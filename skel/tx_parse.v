==> flow/design.v <==
`timescale 1ns / 1ps
module tx_parse(
   input clk, 
   input reset,
   output tx_dv, 
   output [7:0] tx_byte, 
   input tx_ready, 
   input [(6*8)-1:0] message,
   output sending
   );
   reg [(6*8)-1:0] saved_message;
   reg [2:0] char_cnt;
   reg prev_tx_ready;
   assign sending = (char_cnt != 0);
   assign tx_dv = (tx_ready && sending);    
   assign tx_byte = saved_message[((char_cnt*8)-1) -: 8];
   always @(posedge clk or posedge reset)
     begin
	if (reset) begin
           saved_message <= 0;
           char_cnt <= 0;
           prev_tx_ready <= 0;
	end else begin
           if (sending && (~tx_ready & prev_tx_ready))     
             char_cnt <= char_cnt - 1;
           if (~sending && (saved_message != message)) begin   
              char_cnt <= 6;
	      saved_message <= message;
	   end
           prev_tx_ready <= tx_ready;
	end   
     end
endmodule
# ---- From RTL to reports: tx_parse
# Tool output for the design above, in the order of the flow.
# Lines are those of the file above, counted from 1.
# Cell names lack the library's common part.
# A cell with -- has no value.
dict set report setup {
  design {tx_parse}
  clock {clk}
  library {sky130hd}
  lib_corner {tt_025C_1v80}
}

# ---- Elaborated design
# Counts by Yosys on the flattened word-level netlist (proc, flatten, opt, wreduce; memories kept). Register bits leave out memories and registers merged into their read ports (data or address). Print and check cells are left out. Cells with the same type and inputs are merged into one.
dict set report op_classes {
  n_reduce_logical 5
  eq_ne 1
  logic 3
  n_mux 2
  add_sub_neg 4
  shifts 1
}
# operator n
set ops {}
lappend ops {{!= test 48 bit} 1}
lappend ops {{indexed select 48 x 9 -> 8 bit} 1}
lappend ops {{subtractor 8 x 5 -> 9 bit with constant B} 1}
lappend ops {{adder 7 x 2 -> 8 bit with constant B} 1}
lappend ops {{subtractor 6 x 1 -> 7 bit with constant B} 1}
lappend ops {{two-way mux 3 bit} 2}
lappend ops {{logical AND 1 bit} 3}
lappend ops {{subtractor 3 x 1 -> 3 bit with constant B} 1}
lappend ops {{nonzero test 3 bit} 1}
lappend ops {{NOT 1 bit} 2}
lappend ops {{nonzero test 2 bit} 1}
lappend ops {{AND 1 bit} 1}
dict set report bits {
  wordCells 19
  input_bits 51
  register_bits 52
}

# ---- Longest topological paths
# Depth = most cells in a row (Yosys ltp): at word level without a register or memory, in the mapped netlist without a sequential cell, where the memories' decode and read muxes count.
dict set report depth {
  word_depth 5
  abc_area 0
  depth_mapped 9
  mapped_depth_nobuf 7
}

# ---- After synthesis
# Source: synth_stat.txt of the flow (Yosys; design flattened, memories mapped). It holds for the ABC_AREA given above (unset counts as 0); a run with the other value may have another netlist.
dict set report mapped {
  n_buf 12
  stdcells 257
  ffs 52
  mapped_area_um2 3022.9
  seq_area_um2 1301.2
}
# type n type_area_um2
set by_type {}
lappend by_type {dfrtp_1 52 1.3E+03}
lappend by_type {mux2_2 55 619.344}
lappend by_type {xnor2_1 50 437.92}
lappend by_type {mux2i_1 8 80.077}
lappend by_type {nand4_1 12 75.072}
lappend by_type {a221oi_1 8 70.067}
lappend by_type {buf_6 5 56.304}
lappend by_type {a211oi_1 7 52.55}
lappend by_type {nor2_1 10 37.536}
lappend by_type {nand2_1 9 33.782}
lappend by_type {a21oi_1 5 25.024}
lappend by_type {ha_1 2 25.024}
lappend by_type {o21ai_0 4 20.019}
lappend by_type {nor2b_1 3 18.768}
lappend by_type {a211o_1 2 17.517}
lappend by_type {a41oi_1 2 17.517}
lappend by_type {buf_2 3 15.014}
lappend by_type {nand3_1 3 15.014}
# Other cell types: 12; their cells: 17.

# ---- Worst setup path after synthesis
# Path of least setup slack by OpenSTA after synthesis, without wires, with an ideal clock, recovery checks aside; 20% of the period is set as input and as output delay. Where synthesis merged equal registers, the netlist keeps one of their names.
dict set report synth_timing {
  path_type {reg2out}
  startpoint {reg char_cnt[0]}
  endpoint {out tx_byte[1]}
  clock_period_ns 5.62
  launch_ns 0.000
  path_delay_ns 2.283
  out_delay_ns 1.124
  path_buffers 2
  slack_ns 2.213
  arrival_time_ns 2.283
  path_stages 9
  period_less_setup_slack_ns 3.407
}
# "path_delay_ns" = arrival - input delay + setup time.
# A path that ends at an output port has no setup time.
# "path_stages" counts driving pins, that of a launching flip-flop among them; a cell with two outputs on the path counts twice.
# "period_less_setup_slack_ns" is the clock period less the worst setup slack; recovery checks do not enter. This is arithmetic on one report: input and output delays are still those of the set period (20% each).
# Between the ends stands the longest chain of elaborated cells between them, by number of cells; it is not shown to be the way that was timed. Of several equally long chains one is given.
# Each line given opens the expression or statement behind the cell; cells for indexed reads and writes are added by Yosys, which also makes memories of some case tables.
# At most two assigning lines are given for a register; there are more.
dict set report synth_between {
  cell_sequence {dfrtp_1 inv_1 clkbuf_1 ha_1 xnor2_1 xor2_1 buf_2 a221oi_1 a211oi_1}
  elab_chain_len 4
}
# element line_no
set synth_rtl {}
lappend synth_rtl {{start: declaration} 12} ;# reg [2:0] char_cnt;
lappend synth_rtl {{start: assignment} 21} ;# char_cnt <= 0;
lappend synth_rtl {{start: assignment} 25} ;# char_cnt <= char_cnt - 1;
lappend synth_rtl {{subtractor 6 x 1 -> 7 bit} 16} ;# assign tx_byte = saved_message[((char_cnt*8)-1) -: 8];
lappend synth_rtl {{adder 7 x 2 -> 8 bit} 16}
lappend synth_rtl {{subtractor 8 x 5 -> 9 bit} 16}
lappend synth_rtl {{indexed select 48 x 9 -> 8 bit} 16}
lappend synth_rtl {{end: declaration} 6} ;# output [7:0] tx_byte,

# ---- Worst path after layout
# Path of least setup slack in the final report of run 1 (OpenROAD, finished layout, wires in). Where an end is a register, its clock arrival counts in the times.
dict set report layout_timing {
  path_type {reg2out}
  startpoint {reg char_cnt[0]}
  endpoint {out tx_byte[6]}
  launch_ns 0.30
  path_buffers 2
  out_delay_ns 0.64
  slack_ns 0.07
  arrival_time_ns 2.48
  path_stages 9
  clock_period_ns 3.19
}
# Between the ends stands the longest chain of elaborated cells between them, by number of cells; it is not shown to be the way that was timed. Of several equally long chains one is given.
# At most two assigning lines are given for a register; there are more.
dict set report layout_between {
  cell_sequence {dfrtp_1 inv_1 ha_2 buf_4 mux2i_1 nor2_1 a21oi_1 a211oi_2 clkdlybuf4s50_1}
  elab_chain_len 4
}
# element line_no
set layout_rtl {}
lappend layout_rtl {{start: declaration} 12} ;# reg [2:0] char_cnt;
lappend layout_rtl {{start: assignment} 21} ;# char_cnt <= 0;
lappend layout_rtl {{start: assignment} 25} ;# char_cnt <= char_cnt - 1;
lappend layout_rtl {{subtractor 6 x 1 -> 7 bit} 16} ;# assign tx_byte = saved_message[((char_cnt*8)-1) -: 8];
lappend layout_rtl {{adder 7 x 2 -> 8 bit} 16}
lappend layout_rtl {{subtractor 8 x 5 -> 9 bit} 16}
lappend layout_rtl {{indexed select 48 x 9 -> 8 bit} 16}
lappend layout_rtl {{end: declaration} 6} ;# output [7:0] tx_byte,

Add stored flow runs of tx_parse

tx_parse through Yosys and OpenROAD on sky130hd: 2 stored runs, unordered, with their settings and measured results. The constraints put input and output delay at 20% of the set period each and load the outputs with 0.01 pF.
"clock_period_reached_ns" = clock period - worst setup slack. The figure is calculated, with input and output delays left at 20% of the set period.
"worst_setup_path_time_ns" means the part of the period allowed to the worst setup path (the constraints hold back 20% at inputs and 20% at outputs) less its slack; where the path has registers, the arrival times of their clocks count too.
By "final_power_mw" is meant OpenSTA's value without simulated activity: inputs other than the clock are taken to toggle once in ten clock periods, and the tool carries that through the logic.

[flow] run 1: files
==> flow/run.sh <==
#!/bin/bash
# the make line also repeats the synthesis and layout settings of config.mk as NAME=value (left out here)
make -C /OpenROAD-flow-scripts/flow DESIGN_CONFIG=/design/flow/config.mk WORK_HOME=/design/flow/orfs CLKGATE_MAP_FILE= finish
==> flow/config.mk <==
export PLATFORM = sky130hd
export DESIGN_NAME = tx_parse
export DESIGN_NICKNAME = tx_parse
export VERILOG_FILES = /design/flow/design.v
export SDC_FILE = /design/flow/constraint.sdc
export NUM_CORES = 4
export LEC_CHECK = 0
export CAP_MARGIN = 20
export CORE_MARGIN = 2
export CORE_UTILIZATION = 62
export SLEW_MARGIN = 20
==> flow/constraint.sdc <==
create_clock -name core_clock -period 3.19 [get_ports {clk}]
set_input_delay 0.6380 -clock core_clock [delete_from_list [all_inputs] [get_ports {clk}]]
set_output_delay 0.6380 -clock core_clock [all_outputs]
set_load 0.01 [all_outputs]

[flow] run 1: metrics
[metrics] yosys_chip_area_um2 = 3022.9
[metrics] die_um2 = 5450.1
[metrics] clock_period_reached_ns = 3.117
[metrics] final_power_mw = 4.511
[metrics] ws_setup_ns = 0.073
[metrics] cell_area_final_um2 = 3885.0
[metrics] tns_ns = 0.000
[metrics] worst_setup_path_time_ns = 2.48
[metrics] timing.worst_path_kind = reg2out

[flow] run 2: files
==> flow/run.sh <==
#!/bin/bash
# the make line also repeats the synthesis and layout settings of config.mk as NAME=value (left out here)
make -C /OpenROAD-flow-scripts/flow DESIGN_CONFIG=/design/flow/config.mk WORK_HOME=/design/flow/orfs CLKGATE_MAP_FILE= finish
==> flow/config.mk <==
export PLATFORM = sky130hd
export DESIGN_NAME = tx_parse
export DESIGN_NICKNAME = tx_parse
export VERILOG_FILES = /design/flow/design.v
export SDC_FILE = /design/flow/constraint.sdc
export NUM_CORES = 4
export LEC_CHECK = 0
export CAP_MARGIN = 25
export CELL_PAD_IN_SITES_GLOBAL_PLACEMENT = 2
export CORE_MARGIN = 2
export CORE_UTILIZATION = 45
export GPL_ROUTABILITY_DRIVEN = 1
export MIN_ROUTING_LAYER = met2
export PLACE_DENSITY_LB_ADDON = 0.13
export SETUP_SLACK_MARGIN = 0.19
export SLEW_MARGIN = 20
export TNS_END_PERCENT = 55
==> flow/constraint.sdc <==
create_clock -name core_clock -period 3.23 [get_ports {clk}]
set_input_delay 0.6460 -clock core_clock [delete_from_list [all_inputs] [get_ports {clk}]]
set_output_delay 0.6460 -clock core_clock [all_outputs]
set_load 0.01 [all_outputs]

[flow] run 2: metrics
[metrics] yosys_chip_area_um2 = 3022.9
[metrics] die_um2 = 7389.1
[metrics] clock_period_reached_ns = 3.161
[metrics] final_power_mw = 4.409
[metrics] ws_setup_ns = 0.069
[metrics] cell_area_final_um2 = 3842.4
[metrics] tns_ns = 0.000
[metrics] worst_setup_path_time_ns = 2.52
[metrics] timing.worst_path_kind = reg2out
